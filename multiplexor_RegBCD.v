==> flow/design.v <==
`timescale 1ns / 1ps
module multiplexor_RegBCD(reg_cifrasBCD,reloj_1ms,cifraBCD,pantalla);
	parameter TAM_REG_BCD = 8+4;
	parameter CANT_PANTALLAS = (8+4)/4;
	input [TAM_REG_BCD-1 : 0] reg_cifrasBCD;
	input reloj_1ms;
	output reg [3:0] cifraBCD;
	output [CANT_PANTALLAS-1:0] pantalla;
	reg [CANT_PANTALLAS-1 : 0] pantalla_aux;
	initial pantalla_aux = {CANT_PANTALLAS{1'b1}} >> 1; 
	assign pantalla = pantalla_aux;
	integer i = 0;
	always@ (posedge reloj_1ms)
	begin
		if(i >= (TAM_REG_BCD))
			i = 0;
		cifraBCD = (reg_cifrasBCD>>i);
		i = i+4;
		pantalla_aux = {pantalla_aux[CANT_PANTALLAS-2:0], pantalla_aux[CANT_PANTALLAS-1:CANT_PANTALLAS-1]};
	end
endmodule
# Tool chain data of multiplexor_RegBCD
# What the tools print for multiplexor_RegBCD, step after step.
# Line numbers count from 1 in the design file above.
# Operators carry their Yosys type and port widths (W data, S select, Z words).
# Library cell names are shortened.
# A cell with n/a has no value.
# design
design	multiplexor_RegBCD
clk_port	reloj_1ms
lib	sky130hd
lib_corner	tt_025C_1v80

# Word-level counts
# Yosys after proc, flatten, opt, wreduce and memory -nomap, before mapping. Enables and synchronous resets that opt folds into registers are not counted as muxes. Memory bits, and registers merged into a memory's read port (data or address), are not among the register bits. Print and check cells are not counted. Equal cells are merged and count once.
# op_classes
logic	0
muxes	1
add_sub_neg	1
n_eq	0
div_mod_pow	0
shifts	1
multipliers	0
reduce_and_logical	0
cmp	1
# ops
operator	count
$shr A12 B32 Y4	1
$add A32 B4 Y32 const B	1
$ge A32 B5 Y1 const B	1
$mux W32	1
# word_totals
mem_count	0
mem_bits_rw	0
clocked_rd_ports_x_width	0
output_inout_bits	7
latchBits	0
elab_cells	7
ff_bits	39
romBits	0
in_bits	13

# Depth
# Depth = most cells in a row (Yosys ltp): at word level without a register or memory, in the mapped netlist without a sequential cell, where the memories' decode and read muxes count.
# depth
ltp_word	3
ABC_AREA	0
mapped_depth	13
ltp_nobuf	12

# Mapped cells and area
# The flow's flattened synthesis, as Yosys stat reports it; memories are mapped. The netlist is that of the ABC_AREA named above (0 if unset); the other value can give another one.
# types
cell_type	count	type_area_um2
dfxtp_1	39	780.749
xnor2_1	18	157.651
nor4_4	7	148.893
nor2_1	32	120.115
nand2_1	19	71.318
xor2_1	8	70.067
nand3_1	13	65.062
mux2_2	4	45.043
mux4_2	2	45.043
mux2i_1	4	40.038
nand4_1	6	37.536
inv_1	9	33.782
and3_1	5	31.28
nor4_1	5	31.28
a21oi_1	6	30.029
a31oi_1	4	25.024
nand4_2	2	25.024
nor4_2	2	25.024
# Not listed: further types 43, cells in them 66.
# synth_totals
buffers	10
ffs	39
stdcells	251
seqArea_mm2	0.0007807
area_mm2	0.0022985

# Timing after synthesis
# OpenSTA on the mapped netlist: ideal clock, no wires. The path of least setup slack (recovery checks aside). Input and output delay are each 20% of the period. Register names are those of the netlist, which keeps one name where synthesis merged equal registers.
# synth_path
path_type	reg-to-reg
from	reg i[25]
to	reg i[24]
launch_ns	0.000
required_ns	2.801
period_ns	2.92
setup_time_ns	0.119
n_path_buf	1
delay_ns	2.716
t_arrival_ns	2.597
path_stages	14
slack_ns	0.204
period_less_setup_slack_ns	2.716
# "delay_ns" is the arrival time less input delay plus setup time.
# "path_stages" counts driving pins, that of a launching flip-flop among them; a cell with two outputs on the path counts twice.
# "period_less_setup_slack_ns" = period - worst setup slack (recovery checks aside). The figure is calculated, with input and output delays left at 20% of the set period.
# The rows between start and end are the longest chain of elaborated cells between them; the timing report does not say that the signal goes this way. Where chains are equally long, one stands for them.
# Each line given opens the expression or statement behind the cell; cells for indexed reads and writes are added by Yosys, which also makes memories of some case tables.
# synth_via
path_cell_list	dfxtp_1 > nor4_4 > nand4_2 > o21ai_2 > buf_4 > nand2_1 > inv_1 > ha_1 > nand3_1 > nor4_4 > nand2_2 > nor4b_2 > xnor2_1 > nor2_1
elab_chain_len	3
cone_cells	3
cone_lines	2
cone_classes	1 x add/sub; 1 x compare; 1 x mux
# synth_lines
item	line_no	rtl
start: declaration	12	integer i = 0;
start: assignment	16	i = 0;
start: assignment	18	i = i+4;
$ge A32 B5 Y1	15	if(i >= (TAM_REG_BCD))
$mux W32	15
$add A32 B4 Y32	18
end: assignment	16
end: assignment	18
end: declaration	12

# Worst path after layout
# Path of least setup slack in the final report of run 1 (OpenROAD, finished layout, wires in). Where an end is a register, its clock arrival counts in the times.
# layout_path
path_type	reg-to-reg
from	reg i[30]
to	reg i[24]
required_ns	4.23
n_path_buf	0
slack_ns	0.80
period_ns	4.08
launch_ns	0.29
setup_time_ns	0.14
path_stages	13
t_arrival_ns	3.43
# The rows between start and end are the longest chain of elaborated cells between them; the timing report does not say that the signal goes this way. Where chains are equally long, one stands for them.
# layout_via
path_cell_list	dfxtp_1 > nor4_2 > nand4_2 > o21ai_2 > nand2_1 > inv_1 > ha_1 > nand3_1 > nor4_4 > nand2_2 > nor4b_2 > xnor2_1 > nor2_1
elab_chain_len	3
cone_cells	3
cone_lines	2
cone_classes	1 x add/sub; 1 x compare; 1 x mux
# layout_lines
item	line_no	rtl
start: declaration	12	integer i = 0;
start: assignment	16	i = 0;
start: assignment	18	i = i+4;
$ge A32 B5 Y1	15	if(i >= (TAM_REG_BCD))
$mux W32	15
$add A32 B4 Y32	18
end: assignment	16
end: assignment	18
end: declaration	12

# Module multiplexor_RegBCD, platform sky130hd: 2 stored runs of the flow (Yosys, OpenROAD) with differing settings, in no particular order. Input and output delays are each 20% of the period that was set; the output load is 0.01 pF.
# "period_less_ws_ns" is the run's clock period less its worst setup slack. It is reckoned from that one timing run; input and output delays stay at 20% of the period that was set.
# "worst_path_ns": the worst setup path's part of the clock period (all of it between registers, 20% less for each end at a port) less its slack. A launch clock that arrives late makes it longer, a capture clock that arrives late makes it shorter.
# Settings: - = not set for that run.
# A result given as - is not shown for that run.
name,run 1,run 2
period_ns,4.08,1.75
CAP_MARGIN,20,5
CORE_MARGIN,2,3
CORE_UTILIZATION,40,61
SLEW_MARGIN,20,20
SETUP_SLACK_MARGIN,-,0.08
CORE_ASPECT_RATIO,-,0.63
ABC_AREA,-,1
MIN_ROUTING_LAYER,-,met1
ws_hold_ns,0.356,-
post_route_util_pct,47.5,-
synth_chip_area_mm2,0.0022985,-
final_stdcell_area_mm2,0.0026325,-
period_less_ws_ns,3.281,-
worst_path_ns,3.28,-
worst_path_kind,reg-to-reg,-
timing.setup.tns_ns,0.000,-
total_die_area_mm2,0.0063688,-
timing.setup.ws_ns,0.799,-
# Run 2: not finished: clock tree synthesis ended with error DPL-0038
